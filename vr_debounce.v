==> flow/design.v <==
module debouce(	
						input Sys_clk,
						input Sys_reset,
						input Pin_in,
						output Pin_out
					);
wire H2L_Sig;
wire L2H_Sig;
detect	detect_inst(
							.Sys_clk(Sys_clk),	 
							.Sys_reset(Sys_reset),
							.Pin_in(Pin_in),
							.H2L_Sig(H2L_Sig),
							.L2H_Sig(L2H_Sig)
						);
delay		delay_inst(
						.Sys_clk(Sys_clk), 
						.H2L_sig(H2L_Sig),
						.L2H_sig(L2H_Sig),
						.Sys_reset(Sys_reset),
						.Pin_out(Pin_out)
					);
endmodule
module delay(
						input Sys_clk, 
						input H2L_sig,
						input L2H_sig,
						input Sys_reset,
						output Pin_out
					);
parameter T1ms =14 'd12048; 
reg [13:0] cnt_1;
reg cnt_En;
always @ (posedge Sys_clk or negedge Sys_reset)
	if(!Sys_reset)
		cnt_1 <= 14'd0;
	else if(cnt_1 == T1ms  && cnt_En) 
				cnt_1 <= 14'd0;
	else if(cnt_En)
			cnt_1 <= cnt_1+1'b1;
	else if(!cnt_En)
			cnt_1 <= 1'd0;
reg [3:0] count_ms;
always @ (posedge Sys_clk or negedge Sys_reset)
	if(!Sys_reset)
		begin
			count_ms <= 4'd0;
		end 
	else if (cnt_En && cnt_1 ==T1ms)
				count_ms <= count_ms +1'b1;
	else if(!cnt_En)
			count_ms <= 1'b0;
reg Pin_out_r;
reg [1:0] i;
always @ (posedge Sys_clk or negedge Sys_reset)
	if(!Sys_reset)
		begin
			i <= 2'd0;
			Pin_out_r <= 1'b0;
			cnt_En <= 1'b0;
		end
	else case(i)
				2'd0: 
					if(H2L_sig)
						begin
							i <= 2'd1;
						end 
					else if(L2H_sig)
							i <= 2'd2;
					2'd1:
						if(count_ms ==4'd15)
							begin
								cnt_En <= 1'b0;
								Pin_out_r <= 1'b1;
								i <= 2'd0;
							end 
						else cnt_En <= 1'b1;
					2'd2:
						if(count_ms ==4'd15)
							begin
								cnt_En <= 1'b0;
								Pin_out_r <= 1'b0;
								i <= 2'd0;
							end 
						else cnt_En <= 1'b1;
			endcase
assign Pin_out = Pin_out_r;
endmodule
module detect(
							input Sys_clk,	 
							input Sys_reset,
							input Pin_in,
							output H2L_Sig,
							output L2H_Sig
						);
	parameter T100us = 11'd1208; 
	reg H2L_Sig_r0;
	reg H2L_Sig_r1;
	reg L2H_Sig_r0;
	reg L2H_Sig_r1;
	reg [10:0] cnt1;
	reg isEn;
	always @(posedge Sys_clk or negedge Sys_reset)
		if(!Sys_reset)
			begin
				isEn <= 1'b0;
				cnt1 <= 11'd0;
			end
		else if(cnt1 == T100us)
				isEn <= 1'b1;
		else
			cnt1 <= cnt1 + 1'b1;
always @ (posedge Sys_clk or negedge Sys_reset)
	if(!Sys_reset)
		begin
			{H2L_Sig_r0,H2L_Sig_r1} <= 2'b11;
			{L2H_Sig_r0,L2H_Sig_r1} <= 2'b00;
		end 
	else 
		begin
			{H2L_Sig_r0,H2L_Sig_r1} <= {Pin_in,H2L_Sig_r0};
			{L2H_Sig_r0,L2H_Sig_r1} <= {Pin_in,L2H_Sig_r0};
		end
assign H2L_Sig =isEn ?( !H2L_Sig_r0 & H2L_Sig_r1) : 1'b0;
assign L2H_Sig =isEn ?( L2H_Sig_r0 & !L2H_Sig_r1) : 1'b0;
endmodule
module vir_key_module (
							input sclk,
							input rst_n,
							input In_Sig,
							output Q_Sig
						);
	reg F1;
	reg F2;
	always @ ( posedge sclk or negedge rst_n )
		if(!rst_n)
			begin
				{F1,F2} <= 2'b11;
			end
		else
			{F1,F2} <= {In_Sig,F1};
	parameter T8ms = 18'd160000;
	reg [17:0] Count_8ms;
	reg isCount;
	always @ ( posedge sclk or negedge rst_n )
		if(!rst_n)
			begin
				Count_8ms <= 18'd0;
			end
		else if( Count_8ms == T8ms && isCount )
			Count_8ms <= 18'd0;
		else if(isCount)
			Count_8ms <= Count_8ms +1'b1;
		else if( !isCount )
			Count_8ms <= 18'd0;
reg [3:0] i;
reg isBounce;
always @ ( posedge sclk or negedge rst_n )
	if(!rst_n)
		begin
			i <= 4'd0;
			isBounce <= 1'b1;
			isCount <= 1'b0;
		end
	else 
		case(i)
			0:
				if( F1!= F2 )
					i <= i +1'b1;
			1,2,3:
				if(Count_8ms == T8ms )
					begin
						isCount <= 1'b0;
						isBounce <= 1'b0;
						i <= 4'd8;
					end
				else
					begin
						isCount <= 1'b1;
						isBounce <= 1'b0;
						i <= i + 1'b1 ;
					end
			4,5,6:
				if(Count_8ms == T8ms )
					begin
						isCount <= 1'b0;
						isBounce <= 1'b0;
						i <= 4'd8;
					end
				else
					begin
						isCount <= 1'b1;
						isBounce <= 1'b1;
						i <= i + 1'b1 ;
					end	
			7:
				if(Count_8ms == T8ms )
						begin
							i <= i +1'b1;
							isCount <= 1'b0;
							isBounce <= 1'b0;
						end
				else i <=4'b1;
			8:
				if( F1!= F2 )
					i <= i +1'b1;
			9,10,11:
				if(Count_8ms == T8ms )
					begin
						isCount <= 1'b0;
						isBounce <= 1'b1;
						i <= 4'd0;
					end
				else
					begin
						isCount <= 1'b1;
						isBounce <= 1'b1;
						i <= i + 1'b1 ;
					end	
			12,13,14:
				if(Count_8ms == T8ms )
					begin
						isCount <= 1'b0;
						isBounce <= 1'b1;
						i <= 4'd0;
					end
				else
					begin
						isCount <= 1'b1;
						isBounce <= 1'b0;
						i <= i + 1'b1 ;
					end	
			15:
				if(Count_8ms == T8ms )
					begin
						isCount <= 1'b0;
						isBounce <= 1'b0;
						i <= 4'd0;
					end
				else
					i <= 4'd9;
		endcase
	assign Q_Sig = isBounce;
	endmodule
module vr_debounce(
							input Sys_clk,
							input Sys_reset,
							input Pin_in,
							output Pin_out
						);
wire Q_Sig;					
	vir_key_module U1 (
							.sclk(Sys_clk),
							.rst_n(Sys_reset),
							.In_Sig(Pin_in),
							.Q_Sig(Q_Sig)
						);
 debouce    U2(	
						.Sys_clk(Sys_clk),
						.Sys_reset(Sys_reset),
						.Pin_in(Q_Sig),
						.Pin_out(Pin_out)
					);
endmodule
-- Step by step through the tools: vr_debounce
The steps from the RTL of vr_debounce to its reports follow in flow order.
Lines are those of the file above, counted from 1.
Cell names lack the library's common part.
A cell with - has no value.
- top module: vr_debounce
- clock: Sys_clk
- library: sky130hd
- library corner: tt_025C_1v80

-- Elaborated design
Source: Yosys, flattened and elaborated, memories not mapped. Widths are those after wreduce. Registers that Yosys merges into a memory's read port (data or address) are not register bits. Print and check cells do not count.
- register bits: 64
- output and inout port bits at 1
- elaborated cells at 105
- noted add/subtract/negate cells: 5
- eq/ne operators at 29
- mux-type cells: 28
- bitwise operators: 2
- noted reductions and logical operators: 24
- operator list (kind ; count):
    equality test 4 bit (second input constant) ; 9
    two-way mux 18 bit ; 2
    two-way mux 14 bit ; 2
    two-way mux 4 bit ; 7
    parallel mux 4 bit (select 5 bit) ; 1
    adder 18 x 1 -> 18 bit (second input constant) ; 1
    equality test 18 bit (second input constant) ; 1
    equality test 4 x 3 -> 1 bit (second input constant) ; 4
    adder 14 x 1 -> 14 bit (second input constant) ; 1
    equality test 14 bit (second input constant) ; 1
    OR reduction 12 bit ; 1
    OR reduction 3 bit ; 4
    OR reduction 6 bit ; 2
    adder 11 x 1 -> 11 bit (second input constant) ; 1
    equality test 11 bit (second input constant) ; 1
    two-way mux 1 bit ; 9
    != test 2 x 1 -> 1 bit (second input constant) ; 4
    adder 4 x 1 -> 4 bit (second input constant) ; 2
    equality test 4 x 2 -> 1 bit (second input constant) ; 2
    nonzero test 8 bit ; 1
    OR reduction 2 bit ; 3
    AND reduction 3 bit ; 2
    nonzero test 6 bit ; 1
    two-way mux 2 bit ; 3
    parallel mux 1 bit (select 5 bit) ; 1
    != test 2 bit (second input constant) ; 2
    AND reduction 2 bit ; 2
    equality test 4 x 1 -> 1 bit (second input constant) ; 1
Other operator kinds: 13; their cells: 17.

-- Logic depth
Longest topological path by Yosys (ltp), each cell counted once; first at word level (registers and memories cut), then after technology mapping (sequential cells cut; the memories' decode and read muxes count).
- noted depth after elaboration: 6
- ABC_AREA at 1
- mapped depth: 12

-- After synthesis
Yosys stat after the flow's synthesis: flattened, memories mapped to cells. It holds for the ABC_AREA given above (unset counts as 0); a run with the other value may have another netlist.
- noted cells in the netlist: 412
- noted chip area (Yosys): 3462.1 um2
- area of sequential cells: 1634.1 um2
- flip-flop cells: 65
- buffers at 1
- cell types (cell ; count ; area in all (um2)):
    dfrtp_1 ; 59 ; 1.48E+03
    nand2_1 ; 75 ; 281.52
    nor2_1 ; 69 ; 258.998
    inv_1 ; 48 ; 180.173
    dfstp_2 ; 6 ; 157.651
    nand3_1 ; 29 ; 145.139
    xor2_1 ; 16 ; 140.134
    ha_1 ; 11 ; 137.632
    xnor2_1 ; 9 ; 78.826
    o21ai_0 ; 13 ; 65.062
    nor2_2 ; 9 ; 56.304
    a21oi_1 ; 11 ; 55.053
    nor3_1 ; 8 ; 40.038
    nor2_4 ; 3 ; 33.782
    nand4_1 ; 5 ; 31.28
    nand3_2 ; 3 ; 30.029
    nor3_2 ; 3 ; 30.029
    o21ai_1 ; 6 ; 30.029
Other cell types: 16; their cells: 29.

-- Path before layout
Source: OpenSTA report_checks on the synthesized netlist (no wires, ideal clock, input and output delay 20% of the period each), path of least setup slack; recovery checks are left aside. Register names are those of the netlist, which keeps one name where synthesis merged equal registers.
- kind: register -> register
- from: register U1.i[0]
- to: register U1.i[1]
- period: 1910 ps
- noted library setup time: 122 ps
- noted arrival: 1509 ps
- path slack at 280 ps
- noted path delay: 1631 ps
- noted stages: 13
- noted path buffers: 0
- period reached after synthesis at 1630 ps
"path delay" is the arrival time less input delay plus setup time.
"stages" counts driving pins, that of a launching flip-flop among them; a cell with two outputs on the path counts twice.
"period reached after synthesis" is the clock period less the worst setup slack; recovery checks do not enter. This is arithmetic on one report: input and output delays are still those of the set period (20% each).
The rows between start and end are the longest chain of elaborated cells between them; the timing report does not say that the signal goes this way. Where chains are equally long, one stands for them.
Each line given opens the expression or statement behind the cell; cells for indexed reads and writes are added by Yosys, which also makes memories of some case tables.
A register here has more assigning lines than the two given.
- cells stage by stage: dfrtp_1 inv_1 ha_1 nor2_1 nand2_1 nand2_1 nand2_1 nor2_1 nand3_1 nand2_1 inv_2 nand3_1 o21ai_1
- cells in the longest elaborated chain at 4
- elaborated cells on any way between the ends at 32
- RTL lines, path after synthesis (what ; line ; source):
    start, declared ; 156 ; reg [3:0] i;
    start, assigned ; 169 ; i <= i +1'b1;
    start, assigned ; 181 ; i <= i + 1'b1 ;
    logical NOT 4 bit ; 166 ; case(i)
    OR reduction 2 bit ; - ;
    != test 2 x 1 -> 1 bit ; - ;
    AND reduction 2 bit ; - ;
    end, assigned ; 169 ;
    end, assigned ; 181 ;
    end, declared ; 156 ;

-- Worst path after layout
Path of least setup slack in the final report of stored run 1 (OpenROAD, finished layout, wires in). Where an end is a register, its clock arrival counts in the times.
The report prints the path's times to 10 ps; the period is as set.
- kind: register -> register
- from: register U1.i[0]
- to: register U1.i[3]
- period: 2820 ps
- noted library setup time: 120 ps
- noted arrival: 2050 ps
- path slack at 980 ps
- noted stages: 13
- noted path buffers: 0
The rows between start and end are the longest chain of elaborated cells between them; the timing report does not say that the signal goes this way. Where chains are equally long, one stands for them.
A register here has more assigning lines than the two given.
- cells stage by stage: dfrtp_1 inv_1 ha_1 nor2_1 nand2_1 nand2_1 nand2_1 nor2_1 nand3_1 nand2_1 inv_2 nor2_1 a21oi_1
- cells in the longest elaborated chain at 4
- elaborated cells on any way between the ends at 32
- RTL lines, path after layout (what ; line ; source):
    start, declared ; 156 ; reg [3:0] i;
    start, assigned ; 169 ; i <= i +1'b1;
    start, assigned ; 181 ; i <= i + 1'b1 ;
    logical NOT 4 bit ; 166 ; case(i)
    OR reduction 2 bit ; - ;
    != test 2 x 1 -> 1 bit ; - ;
    AND reduction 2 bit ; - ;
    end, assigned ; 169 ;
    end, assigned ; 181 ;
    end, declared ; 156 ;

## Implementation results

Top module vr_debounce; platform sky130hd; tools Yosys and OpenROAD; 2 stored runs in no particular order. Input and output delays are each 20% of the period that was set; the output load is 0.01 pF.
By "power consumption" is meant OpenSTA's value without simulated activity: inputs other than the clock are taken to toggle once in ten clock periods, and the tool carries that through the logic.

Stored run 1
Settings were period_ns = 2.82; CORE_UTILIZATION = 35; SETUP_SLACK_MARGIN = 0.06; PLACE_DENSITY_LB_ADDON = 0.1; HOLD_SLACK_MARGIN = 0.13; CORE_ASPECT_RATIO = 0.73; CORE_MARGIN = 9; ABC_AREA = 1; MIN_ROUTING_LAYER = met1; CAP_MARGIN = 20; SLEW_MARGIN = 20
- overall die area at 13840.4 um2
- setup slack of the worst path at 979 ps
- noted the synthesis area: 3462.1 um2
- post-layout utilization: 41.4%
- noted the power consumption: 2911 uW
- summed negative setup slack: 0 ps

Stored run 2
Settings were period_ns = 1.69; CORE_UTILIZATION = 27; SETUP_SLACK_MARGIN = 0.04; PLACE_DENSITY_LB_ADDON = 0.19; TNS_END_PERCENT = 25; ABC_AREA = 0; GPL_ROUTABILITY_DRIVEN = 1; CAP_MARGIN = 25; SLEW_MARGIN = 5; MIN_ROUTING_LAYER = met2; CORE_MARGIN = 2
- overall die area at 12961.8 um2
- setup slack of the worst path at -138 ps
- noted the synthesis area: 3258.1 um2
- post-layout utilization: 35.4%
- noted the power consumption: 5990 uW
- summed negative setup slack: -295 ps
